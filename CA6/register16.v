==> flow/design.v <==
`timescale 1ns/1ns
module register16bit(input [16:0] ParIn, input clk , rst, load, output reg[15:0] ParOut);
    always @(posedge clk, posedge rst) begin
        if (rst) begin
            ParOut <= 16'b0000000000000000;
        end
        else
            ParOut <= (load) ? ParIn : ParOut;
    end
endmodule
-- From RTL to reports: register16bit
What the tools print for register16bit, step after step.
Lines are those of the file above, counted from 1.
Library cell names are shortened.
Not given: --
- top: register16bit
- clock input: clk
- cell library: sky130hd
- library corner: tt_025C_1v80

-- Word-level counts
Yosys after proc, flatten, opt, wreduce and memory -nomap, before mapping. Enables and synchronous resets that opt folds into registers are not counted as muxes. Memory bits, and registers merged into a memory's read port (data or address), are not among the register bits. Print and check cells are not counted. Equal cells are merged and count once.
- output and inout bits at 16
- input bits at 20
- noted register bits after elaboration: 16
- noted word-level cells: 1

-- Longest topological paths
Yosys ltp: most cells in a row. Word level: on the elaborated netlist, between registers, memories and ports. Mapped: between sequential cells and ports; inverters and the memories' decode and read muxes count.
- noted depth after elaboration: 0
- ABC_AREA at 1
- noted gate-level depth with buffers: 5
- mapped depth without buffers at 3

-- Synthesis result
Source: synth_stat.txt of the flow (Yosys; design flattened, memories mapped). It holds for the ABC_AREA given above (unset counts as 0); a run with the other value may have another netlist.
- cell types (cell ; count):
    dfrtp_1 ; 16
    nand2_1 ; 43
    nand2_2 ; 5
    buf_6 ; 2
    buf_12 ; 1
    inv_6 ; 1
    inv_1 ; 1
- standard cells after synthesis: 69
- noted buffers: 3
- flip-flop cells: 16
- synthesis area at 648.1 µm²

-- Timing after synthesis
Path of least setup slack by OpenSTA after synthesis, without wires, with an ideal clock, recovery checks aside; 20% of the period is set as input and as output delay. Where synthesis merged equal registers, the netlist keeps one of their names.
- path kind: input to register
- start point: in load
- end point: reg ParOut[10]
- data arrival time at 0.547 ns
- data required time: 0.787 ns
- noted external input delay: 0.181 ns
- setup time at 0.117 ns
- stages on the path: 5
- path delay at 0.483 ns
- clock period at 0.904 ns
- path slack at 0.240 ns
- noted period reached after synthesis: 0.664 ns
"path delay" = arrival - input delay + setup time.
"stages on the path" counts driving pins, that of a launching flip-flop among them; a cell with two outputs on the path counts twice.
"period reached after synthesis" is the clock period less the worst setup slack; recovery checks do not enter. This is arithmetic on one report: input and output delays are still those of the set period (20% each).
- cell sequence: buf_6 > inv_6 > buf_12 > nand2_1 > nand2_1
- ends and longest elaborated chain, after synthesis (item ; line ; source):
    start: declaration ; 2 ; module register16bit(input [16:0] ParIn, input clk , rst, load, output reg[15:0] ParOut);
    end: assignment ; 5 ; ParOut <= 16'b0000000000000000;
    end: assignment ; 8 ; ParOut <= (load) ? ParIn : ParOut;
    end: declaration ; 2 ;
Chain of elaborated cells between the ends: none given.

-- Path in the finished layout
From the final timing report of run 1: the path of least setup slack in the routed layout; clock arrival at registers is part of the times.
- path kind: register to output
- start point: reg ParOut[0]
- end point: out ParOut[0]
- data arrival time at 0.83 ns
- clock period at 0.529 ns
- stages on the path: 2
- data required time: 0.42 ns
- path slack at -0.40 ns
- cell sequence: dfrtp_1 > buf_2
- noted cells in the longest elaborated chain: 0
- elaborated cells on any way between the ends: 0
- ends and longest elaborated chain, after layout (item ; line ; source):
    start: declaration ; 2 ; module register16bit(input [16:0] ParIn, input clk , rst, load, output reg[15:0] ParOut);
    start: assignment ; 5 ; ParOut <= 16'b0000000000000000;
    start: assignment ; 8 ; ParOut <= (load) ? ParIn : ParOut;
    end: declaration ; 2 ;

Memo
Re: implementation data of register16bit

Module register16bit, platform sky130hd: 2 stored runs of the flow (Yosys, OpenROAD) with differing settings, in no particular order. Input and output delays are each 20% of the period that was set; the output load is 0.01 pF.
"clock period achieved" means the clock period less the worst setup slack. The figure is calculated, with input and output delays left at 20% of the set period.
"worst setup path time": the worst setup path's part of the clock period (all of it between registers, 20% less for each end at a port) less its slack. A launch clock that arrives late makes it longer, a capture clock that arrives late makes it shorter.
"power": no workload was simulated; the value follows from the tool's default switching activity.

Run 1

==> flow/run.sh <==
#!/bin/bash
# the make line also repeats the synthesis and layout settings of config.mk as NAME=value (left out here)
make -C /OpenROAD-flow-scripts/flow DESIGN_CONFIG=/design/flow/config.mk WORK_HOME=/design/flow/orfs CLKGATE_MAP_FILE= finish
==> flow/config.mk <==
export PLATFORM = sky130hd
export DESIGN_NAME = register16bit
export DESIGN_NICKNAME = register16bit
export VERILOG_FILES = /design/flow/design.v
export SDC_FILE = /design/flow/constraint.sdc
export NUM_CORES = 4
export LEC_CHECK = 0
export ABC_AREA = 1
export CAP_MARGIN = 20
export CORE_MARGIN = 2
export CORE_UTILIZATION = 36
export GPL_ROUTABILITY_DRIVEN = 1
export MIN_ROUTING_LAYER = met1
export PLACE_DENSITY_LB_ADDON = 0.2
export SETUP_SLACK_MARGIN = 0.14
export SLEW_MARGIN = 20
==> flow/constraint.sdc <==
create_clock -name core_clock -period 0.529 [get_ports {clk}]
set_input_delay 0.1058 -clock core_clock [delete_from_list [all_inputs] [get_ports {clk}]]
set_output_delay 0.1058 -clock core_clock [all_outputs]
set_load 0.01 [all_outputs]

Measured in run 1:
- noted the worst slack on setup checks: -0.404 ns
- synthesis area: 648.1 µm²
- noted the standard-cell area after layout: 1078.5 µm²
- power: 0.002825 W
- noted the worst setup path time: 0.83 ns
- class of the worst setup path: register to output
- full die area: 2155.7 µm²
- noted the clock period achieved: 0.933 ns
- noted the final utilization: 63.2 %
- noted the setup total negative slack: -8.081 ns

Run 2

==> flow/run.sh <==
#!/bin/bash
# the make line also repeats the synthesis and layout settings of config.mk as NAME=value (left out here)
make -C /OpenROAD-flow-scripts/flow DESIGN_CONFIG=/design/flow/config.mk WORK_HOME=/design/flow/orfs CLKGATE_MAP_FILE= finish
==> flow/config.mk <==
export PLATFORM = sky130hd
export DESIGN_NAME = register16bit
export DESIGN_NICKNAME = register16bit
export VERILOG_FILES = /design/flow/design.v
export SDC_FILE = /design/flow/constraint.sdc
export NUM_CORES = 4
export LEC_CHECK = 0
export CAP_MARGIN = 20
export CORE_MARGIN = 2
export CORE_UTILIZATION = 40
export SLEW_MARGIN = 20
==> flow/constraint.sdc <==
create_clock -name core_clock -period 0.564 [get_ports {clk}]
set_input_delay 0.1128 -clock core_clock [delete_from_list [all_inputs] [get_ports {clk}]]
set_output_delay 0.1128 -clock core_clock [all_outputs]
set_load 0.01 [all_outputs]

Measured in run 2:
- noted the worst slack on setup checks: -0.368 ns
- synthesis area: 653.1 µm²
- noted the standard-cell area after layout: 1108.6 µm²
- power: 0.002794 W
- noted the worst setup path time: 0.82 ns
- class of the worst setup path: register to output
- full die area: 1972.2 µm²
- noted the clock period achieved: 0.932 ns
- noted the final utilization: 72.7 %
- noted the setup total negative slack: -10.049 ns
